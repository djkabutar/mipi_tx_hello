==> flow/design.v <==
module mipi_loopback_top (
	input         tx_vga_clk,
	input         sw4,   
	input         sw5,   
        output        led5,
        output        led6,
	input         tx_pixel_clk,
	output        my_mipi_tx_DPHY_RSTN,
	output        my_mipi_tx_RSTN,
	output        my_mipi_tx_VALID,
	output        my_mipi_tx_HSYNC,
	output        my_mipi_tx_VSYNC,
	output [63:0] my_mipi_tx_DATA,
	output [5:0]  my_mipi_tx_TYPE,
	output [1:0]  my_mipi_tx_LANES,
	output        my_mipi_tx_FRAME_MODE,
	output [15:0] my_mipi_tx_HRES,
	output [1:0]  my_mipi_tx_VC,
	output [3:0]  my_mipi_tx_ULPS_ENTER,
	output [3:0]  my_mipi_tx_ULPS_EXIT,
	output        my_mipi_tx_ULPS_CLK_ENTER,
	output        my_mipi_tx_ULPS_CLK_EXIT
    );
  wire rst_n = 1'b1;
parameter syncPulse_h= 80;            
parameter backPorch_h= 50;             
parameter activeVideo_h= 640;            
parameter frontPorch_h= 50; 
parameter syncPulse_v= 80;              
parameter backPorch_v = 5;             
parameter activeVideo_v = 480;            
parameter frontPorch_v = 5;
parameter FIFO_ADDR_WIDTH = 12;
parameter FIFO_DEPTH = (1 << FIFO_ADDR_WIDTH);
localparam HALF_FIFO_DEPTH = FIFO_DEPTH >> 1;
localparam total_pixel = activeVideo_h * activeVideo_v;
wire[3:0] video_pattern;
wire[4:0]  vga_r_patgen;
wire[5:0]  vga_g_patgen;
wire[4:0]  vga_b_patgen; 
wire hsync_patgen;
wire vsync_patgen; 
wire valid_h_patgen;
wire valid_v_patgen;
wire [9:0] x,y;
video_gen #(.syncPulse_h (syncPulse_h),
            .backPorch_h (backPorch_h),
            .activeVideo_h (activeVideo_h),
            .frontPorch_h (frontPorch_h),
            .syncPulse_v (syncPulse_v),
            .backPorch_v (backPorch_v),
            .activeVideo_v (activeVideo_v),
            .frontPorch_v (frontPorch_v)
            ) patgen (
                    .rst (~rst_n),
                    .clk (tx_vga_clk),
                    .video_pattern (video_pattern),
                    .video_valid_h_o (valid_h_patgen),
                    .video_valid_h_o_2 (),
                    .video_hsync_o (hsync_patgen),
                    .video_hsync_o_2 (),
                    .video_vsync_o (vsync_patgen),
                    .video_valid_v_o (valid_v_patgen),
                    .red_o (vga_r_patgen),
                    .green_o (vga_g_patgen),
                    .blue_o (vga_b_patgen),
                    .x(x),
                    .y(y)
                    );
wire valid_data ;
wire [64:0]pixel_data;
reg [25:0]i;
reg char;
wire [23:0] pixel_0, pixel_1;
always @(posedge tx_vga_clk)begin
    if(valid_h_patgen)i <= i + 1;
end
assign pixel_data = ( y > 100 && y < (480-100) && x > 100  && x < (640-100))?64'h204f4c4c4548: 64'h00FFFF00FFFF;
assign my_mipi_tx_DPHY_RSTN = 1'b1;
assign my_mipi_tx_RSTN = 1'b1;
assign my_mipi_tx_VALID = valid_h_patgen;
assign my_mipi_tx_HSYNC = hsync_patgen; 
assign my_mipi_tx_VSYNC = vsync_patgen; 
assign my_mipi_tx_DATA =  pixel_data; 
assign my_mipi_tx_TYPE = 6'h24;			 
assign my_mipi_tx_LANES = 2'b01;                 
assign my_mipi_tx_FRAME_MODE = 1'b0;             
assign my_mipi_tx_HRES = activeVideo_h;          
assign my_mipi_tx_VC = 2'b00;                    
assign my_mipi_tx_ULPS_ENTER = 4'b0000;
assign my_mipi_tx_ULPS_EXIT = 4'b0000;
assign my_mipi_tx_ULPS_CLK_ENTER = 1'b0;
assign my_mipi_tx_ULPS_CLK_EXIT = 1'b0;
   assign led5 = hsync_patgen; 
   assign led6 = valid_data; 
endmodule
module video_gen (
 input        rst,
 input        clk,
 input [1:0]  video_pattern,
 output [7:0] red_o,
 output [7:0] green_o,
 output [7:0] blue_o,
 output       video_hsync_o,
 output       video_hsync_o_2,
 output       video_vsync_o,
 output       video_valid_h_o,
 output       video_valid_h_o_2,
 output       video_valid_v_o,
 output reg [9:0] x,y
);
parameter syncPulse_h= 128;            
parameter backPorch_h= 88;             
parameter activeVideo_h= 800;            
parameter frontPorch_h= 40;            
parameter syncPulse_v= 4;              
parameter backPorch_v = 23;             
parameter activeVideo_v = 600;            
parameter frontPorch_v = 1;
localparam total_h = syncPulse_h + backPorch_h + activeVideo_h + frontPorch_h;
localparam total_v = syncPulse_v + backPorch_v + activeVideo_v + frontPorch_v;
localparam activeStart_h = syncPulse_h + backPorch_h;
localparam activeEnd_h= activeVideo_h + activeStart_h;
localparam activeStart_v= syncPulse_v + backPorch_v;
localparam activeEnd_v= activeVideo_v + activeStart_v;
localparam bar2 = activeStart_h+activeVideo_h*1/8;
localparam bar3 = activeStart_h+activeVideo_h*2/8;
localparam bar4 = activeStart_h+activeVideo_h*3/8;
localparam bar5 = activeStart_h+activeVideo_h*4/8;
localparam bar6 = activeStart_h+activeVideo_h*5/8;
localparam bar7 = activeStart_h+activeVideo_h*6/8;
localparam bar8 = activeStart_h+activeVideo_h*7/8;
wire video_vsync, video_valid_v;
wire video_hsync, video_valid_h;
reg video_vsync_o, video_valid_v_o;
reg video_hsync_o, video_valid_h_o;
reg video_hsync_o_2, video_valid_h_o_2;
reg [16:0] h_count;
reg [16:0] v_count;
wire [15:0] bar_data;
wire [15:0] checker_color;
wire [15:0] checker_data;
always @ (posedge clk) begin
if (rst) begin 
	h_count <= 1'b1;
	v_count <= 1'b1;
	end
else if (h_count == total_h)
	if (v_count == total_v) begin
	h_count <= 1'b1;
	v_count <= 1'b1;
	end
	else begin
	h_count <= 1'b1;
	v_count <= v_count + 1'b1;
	end
else begin
	h_count <= h_count + 1'b1;
	end
end
assign video_hsync = (h_count>=syncPulse_h) && (h_count < total_h);
assign video_valid_h = (h_count >= activeStart_h) && (h_count < activeEnd_h) && video_valid_v_o;
    always @ (posedge clk)
	begin
	   if(rst) begin
	      video_vsync_o <= 1'b0;
	      video_valid_v_o <= 1'b0; end
	   else if(h_count == total_h) begin
              if(v_count == total_v)
                video_vsync_o <= 1'b0;
              else begin
                 if(v_count == syncPulse_v)
		   video_vsync_o <= 1'b1;
	         else if(v_count == activeStart_v)
		   video_valid_v_o <= 1'b1;
	         else if(v_count == activeEnd_v)
		   video_valid_v_o <= 1'b0;
	      end
           end  
        end  
always @(posedge clk) begin
   if(rst) begin
      video_hsync_o <= 1'b0;
      video_valid_h_o <= 1'b0;
      video_hsync_o_2 <= 1'b0;
      video_valid_h_o_2 <= 1'b0;
      red_o <= 5'b0;
      green_o <= 6'b0;
      blue_o <= 5'b0;
   end
   else begin
      video_hsync_o <= video_hsync;
      video_valid_h_o <= video_valid_h;
      video_hsync_o_2 <= video_hsync_o;
      video_valid_h_o_2 <= video_valid_h_o;
      red_o <= red;
      green_o <= green;
      blue_o <= blue;
end	
end  
  assign bar_data = ((h_count>=activeStart_h)&(h_count<bar2))?{5'b11111,6'b111111,5'b11111}:
					((h_count>=bar2)&(h_count<bar3))?{5'b11111,6'b111111,5'b00000}:
					((h_count>=bar3)&(h_count<bar4))?{5'b00000,6'b111111,5'b11111}:
					((h_count>=bar4)&(h_count<bar5))?{5'b00000,6'b111111,5'b00000}:
					((h_count>=bar5)&(h_count<bar6))?{5'b11111,6'b000000,5'b11111}:
					((h_count>=bar6)&(h_count<bar7))?{5'b11111,6'b000000,5'b00000}:
					((h_count>=bar7)&(h_count<bar8))?{5'b00000,6'b000000,5'b11111}:
					{5'b00000,6'b000000,5'b00000};  
   assign checker_color = (h_count[6]&v_count[6]) ? 16'hf800 : (!h_count[6]&!v_count[6]) ? 16'h001f : 16'h07e0;
   assign checker_data = (h_count[5]^v_count[5]) ? checker_color : 16'h0000;
wire [7:0] red;
wire [7:0] green;
wire [7:0] blue;
reg [7:0]  red_o;
reg [7:0]  green_o;
reg [7:0]  blue_o;
always @(posedge clk)begin
    if(h_count >= activeStart_h && h_count <= activeEnd_h)begin
        x <= h_count - activeStart_h;  
    end
    else begin
        x <= 0;
        end
    if(v_count >= activeStart_v && v_count <= activeEnd_v)begin
        y <= v_count - (syncPulse_v + backPorch_v);
    end
    else y <= 0;
end 
wire [63:0]buffer1, buffer2;
assign red =  (h_count>activeEnd_h && h_count[0])? buffer1[7:0]:buffer2[7:0]; 
assign green =(h_count>activeEnd_h && h_count[0])? buffer1[15:8]:buffer2[15:8];  
assign blue = (h_count>activeEnd_h && h_count[0])? buffer1[23:16]:buffer2[23:8];  
endmodule
# Tool chain data of mipi_loopback_top
# The steps from the RTL of mipi_loopback_top to its reports follow in flow order.
# Lines are those of the file above, counted from 1.
# Operators: Yosys type, input widths -> output width; for muxes data width and select width s.
# A cell with n/a has no value.
# setup
top_module	mipi_loopback_top
clock_port	tx_vga_clk
cell_library	sky130hd
pvt_corner	tt_025C_1v80

# After elaboration
# Counts by Yosys on the flattened word-level netlist (proc, flatten, opt, wreduce; memories kept). Register bits leave out memories and registers merged into their read ports (data or address). Print and check cells are left out. Cells with the same type and inputs are merged into one.
# bits
ff_bits	58
out_inout_bits	108
word_cells	45
# classes
n_addsub	4
n_cmp	11
equal	5
n_mux	3
logic	2
n_reduce_logical	12
# ops
cell	count
$eq 17x10->1 const B	3
$mux 46	1
$add 17x1->17 const B	2
$le 17x10->1 const B	2
$lt 17x10->1 const B	2
$ge 17x7->1 const B	2
$eq 17x7->1 const B	2
$gt 10x7->1 const B	2
$ge 17x8->1 const B	1
$lt 10x10->1 const B	1
$sub 10x7->10 const B	1
$sub 10x8->10 const B	1
$lt 10x9->1 const B	1
$logic_and 1x1->1	8
$reduce_bool 2->1	2
$reduce_and 4->1	1
$not 1->1	2
$reduce_and 2->1	1
$mux 1	2

# Depth
# Yosys ltp: most cells in a row. Word level: on the elaborated netlist, between registers, memories and ports. Mapped: between sequential cells and ports; inverters and the memories' decode and read muxes count.
# logic_depth
depth_word	5
abc_area	0
depth_mapped	7
depth_no_buf	6

# After synthesis
# The flow's flattened synthesis, as Yosys stat reports it; memories are mapped. The netlist is that of the ABC_AREA named above (0 if unset); the other value can give another one.
# The area totals of this step are shown rounded.
# by_type
cell_type	count	type_area_um2
sky130_fd_sc_hd__dfxtp_1	39	780.749
sky130_fd_sc_hd__buf_4	103	773.242
sky130_fd_sc_hd__edfxtp_1	19	570.547
sky130_fd_sc_hd__xnor2_1	29	253.994
sky130_fd_sc_hd__ha_1	11	137.632
sky130_fd_sc_hd__nor3_1	27	135.13
sky130_fd_sc_hd__nor2_1	27	101.347
sky130_fd_sc_hd__xor2_1	11	96.342
sky130_fd_sc_hd__nand3_1	14	70.067
sky130_fd_sc_hd__nand2_1	18	67.565
sky130_fd_sc_hd__o21ai_0	11	55.053
sky130_fd_sc_hd__nand4_1	8	50.048
sky130_fd_sc_hd__clkbuf_1	12	45.043
sky130_fd_sc_hd__and3_1	7	43.792
sky130_fd_sc_hd__nor4_2	3	37.536
sky130_fd_sc_hd__inv_1	9	33.782
sky130_fd_sc_hd__a21oi_1	5	25.024
sky130_fd_sc_hd__nor4b_4	1	23.773
# Other cell types: 30; their cells: 50.
# synth_totals
mapped_cells	404
synth_area_um2	3691
seqArea_um2	1351
ff_cells	58
# By module: a second synthesis without flattening, with its own total; a netlist apart from the flattened one above.
# hier_totals
hier_cells	488
hier_area_um2	3904
# Each row is one instance without its submodules.
# by_module
mod	n_inst	n_cells	mod_area_um2
video_gen	1	367	3007
mipi_loopback_top	1	121	897.1

# Timing after synthesis
# Source: OpenSTA report_checks on the synthesized netlist (no wires, ideal clock, input and output delay 20% of the period each), path of least setup slack; recovery checks are left aside. Register names are those of the netlist, which keeps one name where synthesis merged equal registers.
# synth_timing
kind	register to output
start	reg patgen.x[0]
end	out my_mipi_tx_DATA[11]
tclk_ps	5250
output_delay_ps	1050
t_first_pin_ps	0
t_arrival_ps	1958
required_time_ps	4200
setup_slack_ps	2242
path_delay_ps	1958
path_stages	6
n_path_buf	1
period_less_setup_slack_ps	3008
# "path_delay_ps" is the arrival time less input delay plus setup time.
# At an output port there is no setup time.
# "path_stages": output pins that drive a net of the path, with the launching flip-flop's if there is one; two outputs of one cell count as two.
# "period_less_setup_slack_ps" = period - worst setup slack (recovery checks aside). The figure is calculated, with input and output delays left at 20% of the set period.
# Between the ends stands the longest chain of elaborated cells between them, by number of cells; it is not shown to be the way that was timed. Of several equally long chains one is given.
# A line is the first line of the expression or statement that the cell stems from. Yosys adds cells for indexed reads and writes and turns some case tables into memories.
# synth_between
path_cell_list	sky130_fd_sc_hd__dfxtp_1 sky130_fd_sc_hd__o21a_1 sky130_fd_sc_hd__o311ai_0 sky130_fd_sc_hd__a21oi_1 sky130_fd_sc_hd__o211ai_1 sky130_fd_sc_hd__buf_4
elab_chain_len	4
cone_cells	5
cone_classes	compare (2); mux (1); reduce/logical (2)
# synth_rtl
element	line	rtl
start, declared	110	output reg [9:0] x,y
start, assigned	219	x <= h_count - activeStart_h;
start, assigned	222	x <= 0;
$gt 10x7->1	78	assign pixel_data = ( y > 100 && y < (480-100) && x > 100  && x < (640-100))?64'h204f4c4c4548: 64'h00FFFF00FFF ...
$logic_and 1x1->1 (2 in a row)	78
$mux 46	78
end, declared	13	output [63:0] my_mipi_tx_DATA,
# Nets of the timed path that keep an RTL name, with a line that drives or declares them; the list need not be complete.
# synth_named_nets
net	line
my_mipi_tx_DATA[0]	78

# Timing after layout
# Path of least setup slack in the final report of run 1 (OpenROAD, finished layout, wires in). Where an end is a register, its clock arrival counts in the times.
# The path's times are printed in steps of 10 ps; the period is the one set.
# layout_timing
kind	register to output
start	reg patgen.x[0]
end	out my_mipi_tx_DATA[5]
tclk_ps	3630
output_delay_ps	730
t_first_pin_ps	330
t_arrival_ps	2260
required_time_ps	2900
setup_slack_ps	640
path_stages	7
n_path_buf	2
# Between the ends stands the longest chain of elaborated cells between them, by number of cells; it is not shown to be the way that was timed. Of several equally long chains one is given.
# layout_between
path_cell_list	sky130_fd_sc_hd__dfxtp_1 sky130_fd_sc_hd__o21a_1 sky130_fd_sc_hd__o311ai_0 sky130_fd_sc_hd__a21oi_1 sky130_fd_sc_hd__o211ai_1 sky130_fd_sc_hd__buf_4 sky130_fd_sc_hd__clkdlybuf4s50_1
elab_chain_len	4
cone_cells	5
cone_classes	compare (2); mux (1); reduce/logical (2)
# layout_rtl
element	line	rtl
start, declared	110	output reg [9:0] x,y
start, assigned	219	x <= h_count - activeStart_h;
start, assigned	222	x <= 0;
$gt 10x7->1	78	assign pixel_data = ( y > 100 && y < (480-100) && x > 100  && x < (640-100))?64'h204f4c4c4548: 64'h00FFFF00FFF ...
$logic_and 1x1->1 (2 in a row)	78
$mux 46	78
end, declared	13	output [63:0] my_mipi_tx_DATA,

# Flow measurements of mipi_loopback_top on sky130hd: 2 stored runs with different settings, listed in no order. Input and output delays are each 20% of the period that was set; the output load is 0.01 pF.
# "period_less_ws_ps" is the run's clock period less its worst setup slack. It is reckoned from that one timing run; input and output delays stay at 20% of the period that was set.
# By "timing.worst_path_ps" is meant the share of the clock period that the worst setup path is allowed (20% is reserved at inputs, 20% at outputs), minus its slack. Clock arrival times at its registers enter into it.
# "fin_power_mw" is the tool's figure for a default switching activity; nothing was simulated.
# "timing.worst_path_ps" is given in steps of 10 ps.
# The results are shown rounded.
# Settings: -- = not set for that run.
item,run 1,run 2
period_ns,3.63,2.88
CORE_UTILIZATION,54,53
SETUP_SLACK_MARGIN,0.48,--
PLACE_DENSITY_LB_ADDON,0.25,--
ABC_AREA,0,--
GPL_ROUTABILITY_DRIVEN,1,--
CAP_MARGIN,20,20
CORE_MARGIN,2,2
SLEW_MARGIN,20,20
period_less_ws_ps,2987,2703
synthArea_um2,3691,3691
total_negative_slack_ps,0,0
hold_ws_ps,476,466
fin_power_mw,1.261,1.730
final_cell_area_um2,3719,3764
layout_utilization_pct,55.3,55.7
fin_ws_ps,643,177
timing.worst_path_ps,2260,2130
worst_setup_path_type,register to output,register to output
die_footprint_um2,7513,7648
